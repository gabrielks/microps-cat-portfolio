==> flow/design.v <==
module p_control_demo(
	input logic rst_raw,
    input logic sck,
    input logic sdi,
    output logic sdo,
    input logic nss,
    output logic [6:0] seg,
	output logic motor1,
	output logic motor2);
	logic rst;
	assign rst = ~rst_raw;
	logic clk;
	HSOSC #(.CLKHF_DIV(2'b11))
		myclock (.CLKHFPU(1'b1), .CLKHFEN(1'b1), .CLKHF(clk));
    logic [7:0] byte_recv;
    spi_byte sb(rst, sck, sdi, sdo, nss, byte_recv);
    seven_seg ss(byte_recv[3:0], seg);
	logic signed [15:0] setpoint, observed;
	logic signed [8:0] signed_byte_recv;
	assign signed_byte_recv = {1'b0, byte_recv};
	assign setpoint = (signed_byte_recv - 8) <<< 6;   
	assign observed = 0;   
	logic signed[15:0] kp_n, kp_ds;   
	assign kp_n = 315;   
	assign kp_ds = 2;
	logic signed[15:0] out_frac;
	p_control_16 p(kp_n, kp_ds, setpoint, observed, out_frac);
	logic motor1_raw, motor2_raw;
	pwm16 o2p(clk, rst, out_frac, motor1_raw, motor2_raw);
	assign motor1 = ~motor1_raw;   
	assign motor2 = ~motor2_raw;   
endmodule
module p_control_16(   
	input logic signed [15:0] kp_n, kp_ds,
	input logic signed [15:0] setpoint, observed,
	output logic signed [15:0] out);
	logic signed[15:0] error;
	assign error = setpoint-observed;
	logic signed[31:0] temp1;
	assign temp1 = {16'b0, kp_n}*{{16{error[15]}}, error};   
	logic signed[31:0] temp2;
	assign temp2 = temp1 >>> kp_ds;
	assign out = (temp2 < -'sd32768) ? -'sd32768 : ((temp2 > 'sd32767) ? 'sd32767 : temp2);   
endmodule
module pwm16(   
	input logic clk, rst,
	input logic signed [15:0] frac,
	output logic out1,   
	output logic out2);
	logic sign;
	assign sign = (frac < 0);
	logic [31:0] ticks_cycle;
	assign ticks_cycle = 1 << 8;   
	logic [31:0] ticks_on;
	assign ticks_on = (sign ? -frac : frac) >> 7;
	logic out_mag;
	blink_counter bc(clk, rst, ticks_cycle, ticks_on, out_mag);
	assign out1 = sign ? 0 : out_mag;
	assign out2 = sign ? out_mag : 0;
endmodule
module pwm_demo(
	input logic rst_raw,
    input logic sck,
    input logic sdi,
    output logic sdo,
    input logic nss,
    output logic [6:0] seg,
	output logic motor1,
	output logic motor2);
	logic rst;
	assign rst = ~rst_raw;
	logic clk;
	HSOSC #(.CLKHF_DIV(2'b11))
		myclock (.CLKHFPU(1'b1), .CLKHFEN(1'b1), .CLKHF(clk));
    logic [7:0] byte_recv;
    spi_byte sb(rst, sck, sdi, sdo, nss, byte_recv);
    seven_seg ss(byte_recv[3:0], seg);
	logic pwm_out;
	nybble_to_pwm n2p(clk, rst, 5'd10, byte_recv[3:0], pwm_out);
	assign motor1 = ~pwm_out;   
	assign motor2 = 1;   
endmodule
module nybble_to_pwm(
	input logic clk, rst,
	input logic [4:0] t_pow,   
	input logic [3:0] nyb,
	output logic out);
	logic [31:0] ticks_cycle;
	assign ticks_cycle = 'b1111 << t_pow;
	logic [31:0] ticks_on;
	assign ticks_on = nyb << t_pow;
	blink_counter bc(clk, rst, ticks_cycle, ticks_on, out);
endmodule
module blink_counter(   
	input logic clk, rst,
	input logic [31:0] ticks_cycle, ticks_on,   
	output logic out);
	logic [31:0] counter;
	always_ff @(posedge clk, posedge rst) begin
		if(rst) counter <= 0;   
		else if (counter < 0) counter <= 0;   
		else if(counter > ticks_cycle) counter <= 0;   
		else counter <= counter + 1;
	end
	assign out = counter <= ticks_on;
endmodule
Step by step through the tools: pwm16
Tool output for the design above, in the order of the flow. Line numbers count from 1 in the design file above. Operators carry their Yosys type and port widths (W data, S select, Z words). Cell names lack the library's common part. Not given: -

Design top: pwm16. Clock: clk. Cell library: sky130hd. Library corner: tt_025C_1v80.

After elaboration
Yosys after proc, flatten, opt, wreduce and memory -nomap, before mapping. Enables and synchronous resets that opt folds into registers are not counted as muxes. Memory bits, and registers merged into a memory's read port (data or address), are not among the register bits. Print and check cells are not counted. Equal cells are merged and count once.

The figure for add/subtract/negate cells is 2. Under magnitude comparators stands 4. The entry for multiplexer cells reads 5.

Operators with widths (number): $mux W32 (3); $neg A16 Y32 (1); $add A32 B1 Y32 const B (1); $lt A32 B1 Y1 const B (1); $le A32 B25 Y1 (1); $gt A32 B9 Y1 const B (1); $lt A16 B1 Y1 const B (1); $mux W1 (2).

Register bits after elaboration: 32. For input port bits the number is 18. Elaborated cells: 12.

Depth
Longest topological path by Yosys (ltp), each cell counted once; first at word level (registers and memories cut), then after technology mapping (sequential cells cut; the memories' decode and read muxes count).

Under depth in word-level cells stands 4. Under ABC_AREA stands 0. The figure for mapped depth is 11.

Netlist
The flow's flattened synthesis, as Yosys stat reports it; memories are mapped. The netlist is that of the ABC_AREA named above (0 if unset); the other value can give another one. Totals and module areas in this step are rounded.

Cell types (number): dfrtp_1 (32); ha_1 (26); xor2_1 (11); nor2_1 (13); nand3_1 (9); nor4_1 (6); a21oi_1 (7); o21ai_0 (7); xnor2_1 (4); nand2_1 (9); and4_1 (3); nand4_1 (4); nor3_1 (5); a211oi_1 (3); nor4_4 (1); and3_1 (3); nor2b_1 (3); inv_1 (4).

Other cell types: 14; their cells: 16.

The entry for cells in the netlist reads 166. For chip area (Yosys) the number is 1770 um^2. For area of sequential cells the number is 801 um^2. For flip-flops the number is 32.

By module: a second synthesis without flattening, with its own total; a netlist apart from the flattened one above.

The entry for cells (unflattened synthesis) reads 451. The entry for area (unflattened synthesis) reads 3600 um^2.

Rows give one instance, submodules left out.

By module: blink_counter (times used 1, cells 421, area 3380 um^2); pwm16 (times used 1, cells 30, area 215 um^2).

Worst setup path after synthesis
Path of least setup slack by OpenSTA after synthesis, without wires, with an ideal clock, recovery checks aside; 20% of the period is set as input and as output delay. Where synthesis merged equal registers, the netlist keeps one of their names.

Path kind: input to output. From: input frac[4]. To: output out2. The entry for clock period reads 6.64 ns. Under input delay stands 1.328 ns. External output delay: 1.328 ns. The figure for time at the first pin is 1.328 ns. Data arrival time: 3.954 ns. Under data required time stands 5.312 ns. For slack the number is 1.358 ns. The entry for path delay reads 2.626 ns. The entry for stages reads 10. Under buffers on the path stands 0. Synthesis period reached: 5.282 ns.

"path delay" = arrival - input delay + setup time. A path that ends at an output port has no setup time. "stages": output pins that drive a net of the path, with the launching flip-flop's if there is one; two outputs of one cell count as two. "synthesis period reached" = period - worst setup slack (recovery checks aside). The figure is calculated, with input and output delays left at 20% of the set period. The rows between start and end are the longest chain of elaborated cells between them; the timing report does not say that the signal goes this way. Where chains are equally long, one stands for them. Each line given opens the expression or statement behind the cell; cells for indexed reads and writes are added by Yosys, which also makes memories of some case tables.

Cell sequence: nor4_4 -> nand4b_1 -> or3_1 -> or4b_1 -> ha_1 -> nand3_1 -> or4_1 -> o21ai_0 -> a31oi_1 -> nor3b_1. Under length of the longest elaborated chain stands 4.

RTL lines, path after synthesis: from (decl) (RTL line 47) `input logic signed [15:0] frac,`; $neg A16 Y32 (RTL line 55) `assign ticks_on = (sign ? -frac : frac) >> 7;`; $mux W32 (RTL line 55); $le A32 B25 Y1 (RTL line 105) `assign out = counter <= ticks_on;`; $mux W1 (RTL line 59) `assign out2 = sign ? out_mag : 0;`; to (decl) (RTL line 49) `output logic out2);`.

Worst path after layout
Path of least setup slack in the final report of record 2 (OpenROAD, finished layout, wires in). Where an end is a register, its clock arrival counts in the times.

Path kind: input to output. From: input frac[1]. To: output out1. The entry for clock period reads 2.68 ns. Under input delay stands 0.54 ns. External output delay: 0.54 ns. The figure for time at the first pin is 0.54 ns. Data arrival time: 3.36 ns. Under data required time stands 2.14 ns. For slack the number is -1.22 ns. The entry for stages reads 16. Under buffers on the path stands 6.

The rows between start and end are the longest chain of elaborated cells between them; the timing report does not say that the signal goes this way. Where chains are equally long, one stands for them.

Cell sequence: buf_6 -> nor4_4 -> nand4b_1 -> or3_4 -> or4b_4 -> ha_4 -> nand3_4 -> buf_6 -> buf_6 -> buf_6 -> buf_6 -> nor3_2 -> nand2_1 -> a31oi_4 -> nor3_2 -> buf_2. Under length of the longest elaborated chain stands 4.

RTL lines, path post-layout: from (decl) (RTL line 47) `input logic signed [15:0] frac,`; $neg A16 Y32 (RTL line 55) `assign ticks_on = (sign ? -frac : frac) >> 7;`; $mux W32 (RTL line 55); $le A32 B25 Y1 (RTL line 105) `assign out = counter <= ticks_on;`; $mux W1 (RTL line 58) `assign out1 = sign ? 0 : out_mag;`; to (decl) (RTL line 48) `output logic out1,`.

Subject: pwm16 on sky130hd, stored results

Hello all,

Below are 2 stored runs of the flow (Yosys, OpenROAD; platform sky130hd) on pwm16, each with its settings and what was measured, unordered. Constraints: input delay and output delay 20% of the set period each, output load 0.01 pF. By "time of the worst setup path" is meant the share of the clock period that the worst setup path is allowed (20% is reserved at inputs, 20% at outputs), minus its slack. Clock arrival times at its registers enter into it. By "total power of the final layout" is meant OpenSTA's value without simulated activity: inputs other than the clock are taken to toggle once in ten clock periods, and the tool carries that through the logic. The results are shown rounded.

Files of record 1:
==> flow/run.sh <==
#!/bin/bash
# the make line also repeats the synthesis and layout settings of config.mk as NAME=value (left out here)
make -C /OpenROAD-flow-scripts/flow DESIGN_CONFIG=/design/flow/config.mk WORK_HOME=/design/flow/orfs CLKGATE_MAP_FILE= finish
==> flow/config.mk <==
export PLATFORM = sky130hd
export DESIGN_NAME = pwm16
export DESIGN_NICKNAME = pwm16
export VERILOG_FILES = /design/flow/design.v
export SDC_FILE = /design/flow/constraint.sdc
export NUM_CORES = 4
export LEC_CHECK = 0
export ABC_AREA = 0
export CAP_MARGIN = 20
export CELL_PAD_IN_SITES_DETAIL_PLACEMENT = 0
export CELL_PAD_IN_SITES_GLOBAL_PLACEMENT = 2
export CORE_ASPECT_RATIO = 1.44
export CORE_MARGIN = 6
export CORE_UTILIZATION = 70
export CTS_CLUSTER_DIAMETER = 319
export GPL_ROUTABILITY_DRIVEN = 1
export HOLD_SLACK_MARGIN = 0.24
export MAX_ROUTING_LAYER = met5
export PLACE_DENSITY_LB_ADDON = 0.09
export SLEW_MARGIN = 20
export TNS_END_PERCENT = 65
==> flow/constraint.sdc <==
create_clock -name core_clock -period 7.21 [get_ports {clk}]
set_input_delay 1.4420 -clock core_clock [delete_from_list [all_inputs] [get_ports {clk}]]
set_output_delay 1.4420 -clock core_clock [all_outputs]
set_load 0.01 [all_outputs]

Outcome of record 1: did not finish, placement stopped with FLW-0024.

Files of record 2:
==> flow/run.sh <==
#!/bin/bash
# the make line also repeats the synthesis and layout settings of config.mk as NAME=value (left out here)
make -C /OpenROAD-flow-scripts/flow DESIGN_CONFIG=/design/flow/config.mk WORK_HOME=/design/flow/orfs CLKGATE_MAP_FILE= finish
==> flow/config.mk <==
export PLATFORM = sky130hd
export DESIGN_NAME = pwm16
export DESIGN_NICKNAME = pwm16
export VERILOG_FILES = /design/flow/design.v
export SDC_FILE = /design/flow/constraint.sdc
export NUM_CORES = 4
export LEC_CHECK = 0
export CAP_MARGIN = 20
export CELL_PAD_IN_SITES_GLOBAL_PLACEMENT = 1
export CORE_MARGIN = 2
export CORE_UTILIZATION = 26
export CTS_CLUSTER_DIAMETER = 275
export MIN_ROUTING_LAYER = met1
export PLACE_DENSITY_LB_ADDON = 0.27
export SETUP_SLACK_MARGIN = 0.34
export SLEW_MARGIN = 30
==> flow/constraint.sdc <==
create_clock -name core_clock -period 2.68 [get_ports {clk}]
set_input_delay 0.5360 -clock core_clock [delete_from_list [all_inputs] [get_ports {clk}]]
set_output_delay 0.5360 -clock core_clock [all_outputs]
set_load 0.01 [all_outputs]

Results of record 2. The time of the worst setup path reads 2.82 ns. Worst path kind: input to output. The die size is 7490 um^2. The utilization after layout reads 39.6%. The worst setup slack after layout is -1.22 ns. The synthesis area comes to 1770 um^2. For the total negative setup slack the run shows -2.43 ns. The total power of the final layout reads 1130 uW. The post-route worst hold slack stands at 0.490 ns.

Thanks
