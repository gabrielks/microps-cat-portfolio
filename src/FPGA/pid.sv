==> flow/design.v <==
module pid_16(   
	input logic clk, rst,
	input logic signed [15:0] kp_n, kp_ds,
	input logic signed [15:0] ki_n, ki_ds,
	input logic signed [15:0] kd_n, kd_ds,
	input logic signed [31:0] max_integral,
	input logic signed [15:0] max_integral_step,
	input logic signed [31:0] derivative_downsample,
	input logic signed [15:0] setpoint, observed,
	output logic signed [15:0] out);
	logic signed [15:0] error, derivative_this, derivative_avg, derivative_buf, derivative_filtered, error_clamped, old_error;
	logic signed [31:0] integral, integral_unclamped, integral_clamped, derivative_counter;
	assign error = setpoint-observed;
	clamp_16 eclamp(error, -max_integral_step, max_integral_step, error_clamped);
	assign integral_unclamped = integral+error_clamped;
	clamp_32 iclamp(integral_unclamped, -max_integral, max_integral, integral_clamped);
	assign derivative_avg = (derivative_buf < 0) ? -((-derivative_buf) >>> 4) : (derivative_buf >>> 4);
	assign derivative_filtered = ((derivative_this > 1) || (derivative_this < -1)) ? derivative_this : 0;
	always_ff @(posedge clk) begin
		if (rst) begin
			integral <= 0;
			derivative_counter <= 0;
			old_error <= error;
			derivative_buf <= 0;
		end
		else begin
			integral <= integral_clamped;
			if (derivative_counter == derivative_downsample) begin
				derivative_this = error-old_error;   
				derivative_buf <= ((derivative_avg <<< 4) - (derivative_avg <<< 1) + ((error-old_error) <<< 5));
				old_error <= error;
				derivative_counter <= 0;
			end
			else derivative_counter <= derivative_counter+1;
		end
	end
	logic signed [15:0] p_term, i_term, d_term;
	multiply_clamp mp(error, kp_n, kp_ds, p_term);
	multiply_clamp_big mi(integral, ki_n, ki_ds, i_term);
	multiply_clamp md(derivative_this, kd_n, kd_ds, d_term);
	logic signed [31:0] big_sum;
	assign big_sum = p_term+i_term+d_term;
	clamp_32_16 c(big_sum, out);
endmodule
module multiply_clamp(
	input logic signed [15:0] m1, numer, denom_pow,
	output logic signed [15:0] out);
	logic signed [31:0] step1, step2;
	assign step1 = {{16{m1[15]}}, m1}*{{16{numer[15]}}, numer};   
	assign step2 = (denom_pow >= 0) ? (step1 >>> denom_pow) : (step1 <<< (-denom_pow));
	clamp_32_16 c(step2, out);
endmodule
module multiply_clamp_big(
	input logic signed [31:0] m1,
	input logic signed [15:0] numer, denom_pow,
	output logic signed [15:0] out);
	logic signed [31:0] step1, step2;
	assign step1 = (denom_pow >= 0) ? (m1 >>> denom_pow) : (m1 <<< (-denom_pow));
	assign step2 = step1*{{16{numer[15]}}, numer};
	clamp_32_16 c(step2, out);
endmodule
module clamp_32(
	input logic signed [31:0] n, min, max,
	output logic signed [31:0] out);
	assign out = (n < min) ? min : ((n > max) ? max : n);
endmodule
module clamp_32_16(
	input logic signed [31:0] n,
	output logic signed [15:0] out);
	assign out = (n < -'sd32768) ? -'sd32768 : ((n > 'sd32767) ? 'sd32767 : n);
endmodule
module clamp_16(
	input logic signed [15:0] n, min, max,
	output logic signed [15:0] out);
	assign out = (n < min) ? min : ((n > max) ? max : n);
endmodule
module rssym_16(   
	input logic signed [15:0] n,
	input logic [4:0] shift_amt,   
	output logic signed [15:0] out);
	assign out = (n < 0) ? -((-n) >>> shift_amt) : (n >>> shift_amt);
endmodule
Step by step through the tools: pid_16
Tool output for the design above, in the order of the flow.
Lines are those of the file above, counted from 1.
Operators carry their Yosys type and port widths (W data, S select, Z words).
Cell names lack the library's common part.
The mark n/a stands for no value.

set-up
  design top = pid_16
  clock port = clk
  standard-cell library = sky130hd
  library corner = tt_025C_1v80

After elaboration
Counts by Yosys on the flattened word-level netlist (proc, flatten, opt, wreduce; memories kept). Register bits leave out memories and registers merged into their read ports (data or address). Print and check cells are left out.

operators by class
  bitwise logic cells = 1
  div/mod/pow operators = 0
  mux-type cells = 17
  add/sub/neg operators = 11
  shift-type cells = 6
  equal/unequal tests = 1
  multipliers = 3
  reductions and logical operators = 3
  order comparisons = 15

operators by type and width
  operator                 count
  $mul A16 B16 Y32         2
  $mul A32 B16 Y32         1
  $mux W16                 12
  $mux W32                 5
  $gt A32 B16 Y1 const B   3
  $lt A32 B16 Y1 const B   3
  $sshl A32 B16 Y32        3
  $sshr A32 B16 Y32        3
  $neg A16 Y16             4
  $ge A16 B1 Y1 const B    3
  $sub A16 B16 Y16         2
  $add A32 B16 Y32         1
  $add A32 B2 Y32 const B  1
  $gt A32 B32 Y1           1
  $lt A32 B32 Y1           1
  $eq A32 B32 Y1           1
  $neg A32 Y32             1
  $add A17 B16 Y18         1
  $gt A18 B16 Y1 const B   1
  $lt A18 B16 Y1 const B   1
  $add A16 B16 Y17         1
  $gt A16 B16 Y1           1
  $lt A16 B16 Y1           1
  $reduce_and A2 Y1        1
  $reduce_bool A2 Y1       1
  $reduce_or A2 Y1         1
  $not A1 Y1               1

storage and ports
  clocked read ports x word width = 0
  memories = 0
  register bits = 96
  bits of input ports = 210
  bits in read-only memories = 0
  output and inout port bits = 16
  bits in writable memories = 0
  bits in latches = 0

Longest topological paths
Longest topological path by Yosys (ltp), each cell counted once; first at word level (registers and memories cut), then after technology mapping (sequential cells cut; the memories' decode and read muxes count).

depth
  depth in word-level cells = 12
  ABC_AREA = 1
  mapped depth = 88
  gate-level depth less buffers = 86

Mapped cells and area
Yosys stat after the flow's synthesis: flattened, memories mapped to cells. It holds for the ABC_AREA given above (unset counts as 0); a run with the other value may have another netlist.

mapped netlist
  mapped flip-flops = 96
  area of sequential cells = 0.0022422 mm^2
  buffer cells = 357
  cell count = 8732
  chip area (Yosys) = 0.0573863 mm^2

cells by type
  cell      count  area in all (um^2)
  fa_1      848    1.7E+04
  nand2_1   2413   9.06E+03
  inv_1     1634   6.13E+03
  ha_1      433    5.42E+03
  nand3_1   652    3263.13
  nor2_1    662    2.48E+03
  o21ai_0   444    2.22E+03
  a21oi_1   293    1.47E+03
  xor2_1    167    1.46E+03
  dfxtp_1   64     1.28E+03
  edfxtp_1  32     960.922
  clkbuf_1  245    919.632
  xnor2_1   80     700.672
  nand4_1   104    650.624
  o211ai_1  55     412.896
  or2_2     55     344.08
  mux2i_1   26     260.25
  nor3_1    49     245.235

Other cell types: 50; their cells: 476.

Timing after synthesis
Source: OpenSTA report_checks on the synthesized netlist (no wires, ideal clock, input and output delay 20% of the period each), path of least setup slack; recovery checks are left aside. Register names are those of the netlist, which keeps one name where synthesis merged equal registers.

timing post-synthesis
  kind = input to output
  start point = input ki_ds[0]
  end point = output out[0]
  data arrival time = 18.686 ns
  clock period = 29.4 ns
  path slack = 4.834 ns
  driving pins on the path = 75
  time at the first pin = 5.880 ns
  path delay = 12.806 ns
  data required time = 23.520 ns
  buffers on the path = 10
  synthesis period reached = 24.566 ns

"path delay" is the arrival time less input delay plus setup time.
A path that ends at an output port has no setup time.
"driving pins on the path" counts driving pins, that of a launching flip-flop among them; a cell with two outputs on the path counts twice.
"synthesis period reached" = period - worst setup slack (recovery checks aside). The figure is calculated, with input and output delays left at 20% of the set period.
The rows between start and end are the longest chain of elaborated cells between them; the timing report does not say that the signal goes this way. Where chains are equally long, one stands for them.
A line is the first line of the expression or statement that the cell stems from. Yosys adds cells for indexed reads and writes and turns some case tables into memories.

on the way, post-synthesis
  path through = buf_2 -> inv_1 -> buf_4 -> clkbuf_1 -> clkbuf_1 -> clkbuf_1 -> buf_1 -> ha_1 -> nand2_2 -> nor2_1 -> nand2_1 -> nand2_1 -> nand2_1 -> nor2_1 -> nand2_1 -> nor2_8 -> buf_8 -> buf_6 -> [... 39 more ...] -> fa_1 -> a21oi_1 -> o21bai_1 -> a21oi_1 -> o21bai_1 -> a21oi_1 -> o21bai_1 -> a21oi_1 -> o21bai_1 -> a21oi_1 -> o21bai_1 -> a21oi_1 -> o21bai_1 -> nand2_1 -> a22oi_1 -> o21ai_1 -> clkbuf_1 -> a21oi_1
  length of the longest elaborated chain = 12

RTL lines, path post-synthesis
  item                   line  text
  start: declaration     4     input logic signed [15:0] ki_n, ki_ds,
  $neg A16 Y16           58    assign step1 = (denom_pow >= 0) ? (m1 >>> denom_pow) : (m1 <<< (-denom_pow));
  $sshl A32 B16 Y32      58
  $mux W32               58
  $mul A32 B16 Y32       59    assign step2 = step1*{{16{numer[15]}}, numer};
  $gt A32 B16 Y1         70    assign out = (n < -'sd32768) ? -'sd32768 : ((n > 'sd32767) ? 'sd32767 : n);
  $mux W16 (2 in a row)  70
  $add A16 B16 Y17       42    assign big_sum = p_term+i_term+d_term;
  $add A17 B16 Y18       42
  $gt A18 B16 Y1         70
  $mux W16 (2 in a row)  70
  end: declaration       10    output logic signed [15:0] out);

Timing after layout
From the final timing report of flow run A: the path of least setup slack in the routed layout; clock arrival at registers is part of the times.

timing post-layout
  kind = input to output
  start point = input observed[2]
  end point = output out[5]
  buffers on the path = 5
  clock period = 23.9 ns
  time at the first pin = 4.78 ns
  data required time = 19.12 ns
  driving pins on the path = 85
  path slack = 0.69 ns
  data arrival time = 18.43 ns

on the way, post-layout
  path through = clkdlybuf4s50_1 -> inv_1 -> ha_4 -> nand3b_1 -> nand2_2 -> a21oi_4 -> o21ai_2 -> nand2_1 -> nand2_1 -> a21oi_2 -> or2_2 -> nand2_1 -> a21oi_1 -> inv_1 -> nand2_1 -> nand2_1 -> a21oi_1 -> or2_2 -> [... 49 more ...] -> a21oi_1 -> o21bai_1 -> a21oi_1 -> o21bai_1 -> a21oi_1 -> o21bai_1 -> a21oi_1 -> o21bai_1 -> a21oi_1 -> o21bai_1 -> nand2_1 -> a22oi_2 -> o21ai_2 -> buf_6 -> nand2_1 -> nand2_1 -> inv_1 -> clkdlybuf4s50_1

RTL lines, path post-layout
  item                line  text
  start: declaration  9     input logic signed [15:0] setpoint, observed,
  end: declaration    10    output logic signed [15:0] out);

No chain of elaborated cells between the ends is given.

Subject: flow runs of pid_16

Hi,

2 stored runs of pid_16 in the flow (synthesis by Yosys, layout by OpenROAD, sky130hd cells), in arbitrary order. Constraints: input delay and output delay 20% of the set period each, output load 0.01 pF.
By "achieved clock period" is meant the clock period of the run minus its worst setup slack. This is arithmetic on one report: input and output delays are still those of the set period (20% each).
"allowed time less slack (worst setup path)": the worst setup path's part of the clock period (all of it between registers, 20% less for each end at a port) less its slack. A launch clock that arrives late makes it longer, a capture clock that arrives late makes it shorter.
Settings: n/a = not set for that run.

name                                             flow run A       flow run B
period_ns                                        23.9             16.1
CORE_UTILIZATION                                 35               32
PLACE_DENSITY                                    0.46             n/a
ABC_AREA                                         1                n/a
GPL_ROUTABILITY_DRIVEN                           1                n/a
CTS_CLUSTER_SIZE                                 99               15
CTS_CLUSTER_DIAMETER                             119              n/a
CAP_MARGIN                                       15               20
MIN_ROUTING_LAYER                                met1             met2
CORE_MARGIN                                      2                2
SLEW_MARGIN                                      20               20
SETUP_SLACK_MARGIN                               n/a              1.18
PLACE_DENSITY_LB_ADDON                           n/a              0.14
HOLD_SLACK_MARGIN                                n/a              -0.04
CELL_PAD_IN_SITES_GLOBAL_PLACEMENT               n/a              2
CELL_PAD_IN_SITES_DETAIL_PLACEMENT               n/a              2
TNS_END_PERCENT                                  n/a              60
GPL_TIMING_DRIVEN                                n/a              0
MAX_ROUTING_LAYER                                n/a              met4
achieved clock period (ns)                       23.211           21.745
allowed time less slack (worst setup path) (ns)  13.65            15.31
critical path kind                               input to output  input to output
post-route worst hold slack (ns)                 0.477            0.545
setup TNS (ns)                                   0.000            -88.715
total die area (mm^2)                            0.167216         0.1871
utilization in the final report                  0.39             0.378
worst setup slack after layout (ns)              0.689            -5.645
synthesized cell area (mm^2)                     0.0573863        0.0587701
standard-cell area of the final layout (mm^2)    0.063556         0.0690637

Regards
