==> flow/design.v <==
module quadrature_decoder(
    input logic rst, clk, in1, in2,
    output logic signed [15:0] position);
	logic s1, s2;
	synchronizer sy1(clk, in1, s1);
	synchronizer sy2(clk, in2, s2);
    logic p1, p2;   
    always_ff @(posedge clk) begin
		if (rst) begin
			position <= 0;
			p1 <= s1;
			p2 <= s2;
		end
		else begin
			case ({p2, p1, s2, s1})
				4'b0001: position <= position-1;
				4'b0010: position <= position+1;
				4'b0100: position <= position+1;
				4'b0111: position <= position-1;
				4'b1000: position <= position-1;
				4'b1011: position <= position+1;
				4'b1101: position <= position+1;
				4'b1110: position <= position-1;
				default: position <= position;
			endcase
		end
        p1 <= s1;
        p2 <= s2;
    end
endmodule
module synchronizer(   
	input logic clk,
	input logic raw,
	output logic syncd);
	logic buff;
	always_ff @(posedge clk) begin
		buff <= raw;
		syncd <= buff;
	end
endmodule
Step by step through the tools: quadrature_decoder

Tool output for the design above, in the order of the flow.
Line numbers count from 1 in the design file above.
Library cell names are shortened.
A cell with - has no value.

Top: quadrature_decoder
Clock input: clk
Cell library: sky130hd
Timing corner: tt_025C_1v80

Word-level counts

Source: Yosys, flattened and elaborated, memories not mapped. Widths are those after wreduce. Registers that Yosys merges into a memory's read port (data or address) are not register bits. Print and check cells do not count. Equal cells are merged and count once.

Output and inout bits: 16
Word width x clocked read ports: 0
Memories: 0
Word-level cells: 21
Bits in latches: 0
ROM bits: 0
Input port bits: 4
Bits in registers: 22
Bits in writable memories: 0

Mux-type cells: 1
Order comparisons: 0
Bitwise logic cells: 0
Shift operators: 0
Multipliers: 0
Add/sub/neg operators: 2
Div/mod/pow operators: 0
Equal/unequal tests: 8
Reductions and logical operators: 3

Operators with widths:

| operator                                     | count |
| parallel mux 16 bit (select 2 bit)           | 1 |
| adder 16 x 2 -> 16 bit with constant B       | 1 |
| subtractor 16 x 2 -> 16 bit with constant B  | 1 |
| equality test 4 bit with constant B          | 4 |
| equality test 4 x 3 -> 1 bit with constant B | 2 |
| OR reduction 4 bit                           | 2 |
| equality test 4 x 1 -> 1 bit with constant B | 1 |
| equality test 4 x 2 -> 1 bit with constant B | 1 |
| nonzero test 2 bit                           | 1 |

Longest topological paths

Depth = most cells in a row (Yosys ltp): at word level without a register or memory, in the mapped netlist without a sequential cell, where the memories' decode and read muxes count.

Word-level depth: 3
ABC_AREA: 0
Gate-level depth with buffers: 11
Gate-level depth less buffers: 10

After synthesis

The flow's flattened synthesis, as Yosys stat reports it; memories are mapped. The netlist is that of the ABC_AREA named above (0 if unset); the other value can give another one.
The area totals of this step are shown rounded.

Cell count: 174
Buffer cells: 7
Chip area (Yosys): 1470 µm²
Sequential part of the area: 440 µm²
Mapped flip-flops: 22

Cell types:

| cell     | count | area in all (µm²) |
| dfxtp_1  | 22    | 440.422 |
| ha_1     | 15    | 187.68 |
| a21oi_1  | 18    | 90.086 |
| nand2_1  | 18    | 67.565 |
| nor2_1   | 15    | 56.304 |
| xnor2_1  | 6     | 52.55 |
| o21ai_0  | 10    | 50.048 |
| a211oi_1 | 6     | 45.043 |
| o211ai_1 | 4     | 30.029 |
| xor2_1   | 3     | 26.275 |
| a21o_1   | 3     | 22.522 |
| inv_1    | 6     | 22.522 |
| nor3b_1  | 3     | 22.522 |
| a211oi_4 | 1     | 20.019 |
| fa_1     | 1     | 20.019 |
| nor3_1   | 4     | 20.019 |
| a31oi_1  | 3     | 18.768 |
| or3b_1   | 2     | 17.517 |

Not listed: further types 26, cells in them 34.
By module: a second synthesis without flattening, with its own total; a netlist apart from the flattened one above.

Cell total of the unflattened synthesis: 174
Area (unflattened synthesis): 1470 µm²

Rows give one instance, submodules left out.

By module:

| module             | area (µm²) | instances | cells | seq. area (µm²) |
| quadrature_decoder | 1390       | 1         | 170   | 360 |
| synchronizer       | 40.0       | 2         | 2     | 40.0 |

Path before layout

OpenSTA on the mapped netlist: ideal clock, no wires. The path of least setup slack (recovery checks aside). Input and output delay are each 20% of the period. Register names are those of the netlist, which keeps one name where synthesis merged equal registers.

Path type: register to register
Start: register sy1.syncd
End: register position[15]
Buffers on the path: 2
Driving pins on the path: 12
Data required time: 4.567 ns
Path delay: 2.710 ns
Arrival: 2.587 ns
Time at the first pin: 0.000 ns
Setup time: 0.123 ns
Clock period: 4.69 ns
Setup slack: 1.980 ns
Synthesis period reached: 2.71 ns

"path delay" is the arrival time less input delay plus setup time.
"driving pins on the path": output pins that drive a net of the path, with the launching flip-flop's if there is one; two outputs of one cell count as two.
"synthesis period reached" = period - worst setup slack (recovery checks aside). The figure is calculated, with input and output delays left at 20% of the set period.
The rows between start and end are the longest chain of elaborated cells between them; the timing report does not say that the signal goes this way. Where chains are equally long, one stands for them.
Each line given opens the expression or statement behind the cell; cells for indexed reads and writes are added by Yosys, which also makes memories of some case tables.
A register here has more assigning lines than the two given.

Path through: dfxtp_1 > xor2_1 > and2_1 > buf_2 > ha_1 > buf_6 > a21o_1 > a21oi_2 > or3b_1 > o221ai_2 > mux2i_1 > mux2_1
Cells in the longest elaborated chain: 3
Elaborated cells on any way between the ends: 12
Source lines of those cells: 1
Classes of those cells: 8 x eq/ne; 1 x mux; 3 x reduce/logical

Ends and longest elaborated chain, post-synthesis:

| what                               | RTL line | source |
| start, declared                    | 34       | `output logic syncd);` |
| start, assigned                    | 38       | `syncd <= buff;` |
| equality test 4 bit                | 15       | `case ({p2, p1, s2, s1})` |
| OR reduction 4 bit                 | -        |  |
| parallel mux 16 bit (select 2 bit) | 15       |  |
| end, assigned                      | 16       | `4'b0001: position <= position-1;` |
| end, assigned                      | 17       | `4'b0010: position <= position+1;` |
| end, declared                      | 3        | `output logic signed [15:0] position);` |

Path in the finished layout

Path of least setup slack in the final report of flow run A (OpenROAD, finished layout, wires in). Where an end is a register, its clock arrival counts in the times.

Path type: register to register
Start: register sy1.syncd
End: register position[15]
Arrival: 3.04 ns
Setup time: 0.11 ns
Setup slack: 0.21 ns
Driving pins on the path: 12
Buffers on the path: 2
Clock period: 3.1 ns
Time at the first pin: 0.26 ns
Data required time: 3.26 ns

The rows between start and end are the longest chain of elaborated cells between them; the timing report does not say that the signal goes this way. Where chains are equally long, one stands for them.
A register here has more assigning lines than the two given.

Path through: dfxtp_1 > xor2_1 > and2_1 > clkbuf_4 > ha_1 > buf_6 > a21o_1 > a21oi_2 > or3b_1 > o221ai_2 > mux2i_1 > mux2_1
Cells in the longest elaborated chain: 3
Elaborated cells on any way between the ends: 12
Source lines of those cells: 1
Classes of those cells: 8 x eq/ne; 1 x mux; 3 x reduce/logical

Ends and longest elaborated chain, post-layout:

| what                               | RTL line | source |
| start, declared                    | 34       | `output logic syncd);` |
| start, assigned                    | 38       | `syncd <= buff;` |
| equality test 4 bit                | 15       | `case ({p2, p1, s2, s1})` |
| OR reduction 4 bit                 | -        |  |
| parallel mux 16 bit (select 2 bit) | 15       |  |
| end, assigned                      | 16       | `4'b0001: position <= position-1;` |
| end, assigned                      | 17       | `4'b0010: position <= position+1;` |
| end, declared                      | 3        | `output logic signed [15:0] position);` |

==> runs of quadrature_decoder <==
quadrature_decoder through Yosys and OpenROAD on sky130hd: 2 stored runs, unordered, with their settings and measured results. The constraints put input and output delay at 20% of the set period each and load the outputs with 0.01 pF.
"clock period achieved" is the run's clock period less its worst setup slack. It is reckoned from that one timing run; input and output delays stay at 20% of the period that was set.
By "critical setup path time" is meant the share of the clock period that the worst setup path is allowed (20% is reserved at inputs, 20% at outputs), minus its slack. Clock arrival times at its registers enter into it.
"power consumption" rests on the timing tool's default activity at the inputs, not on a simulated workload.
Results are given in rounded form.
Settings: - = not set for that run.
Results: - = not shown.

| name                               | flow run A           | flow run B |
| period_ns                          | 3.1                  | 2.0        |
| CORE_UTILIZATION                   | 59                   | 45         |
| PLACE_DENSITY_LB_ADDON             | 0.25                 | -          |
| HOLD_SLACK_MARGIN                  | 0.01                 | 0.21       |
| CORE_ASPECT_RATIO                  | 0.54                 | 1.5        |
| CORE_MARGIN                        | 7                    | 2          |
| TNS_END_PERCENT                    | 15                   | -          |
| ABC_AREA                           | 0                    | -          |
| GPL_TIMING_DRIVEN                  | 0                    | -          |
| GPL_ROUTABILITY_DRIVEN             | 0                    | 0          |
| CTS_CLUSTER_DIAMETER               | 36                   | 195        |
| CAP_MARGIN                         | 40                   | 30         |
| MIN_ROUTING_LAYER                  | met1                 | -          |
| MAX_ROUTING_LAYER                  | met5                 | met5       |
| SLEW_MARGIN                        | 20                   | 20         |
| SETUP_SLACK_MARGIN                 | -                    | 0.26       |
| PLACE_DENSITY                      | -                    | 0.73       |
| CELL_PAD_IN_SITES_GLOBAL_PLACEMENT | -                    | 2          |
| CELL_PAD_IN_SITES_DETAIL_PLACEMENT | -                    | 1          |
| CTS_CLUSTER_SIZE                   | -                    | 67         |
| synthesized cell area (µm²)        | 1470                 | -          |
| overall die area (µm²)             | 4140                 | -          |
| std-cell area (final layout) (µm²) | 1770                 | -          |
| utilization after routing (%)      | 74.6                 | -          |
| setup slack of the worst path (ns) | 0.211                | -          |
| total negative slack (ns)          | 0.000                | -          |
| worst hold slack after layout (ns) | 0.330                | -          |
| power consumption (mW)             | 1.02                 | -          |
| clock period achieved (ns)         | 2.889                | -          |
| critical setup path time (ns)      | 2.89                 | -          |
| critical path type                 | register to register | -          |

Flow run B: unfinished; error DPL-0033 in clock tree synthesis
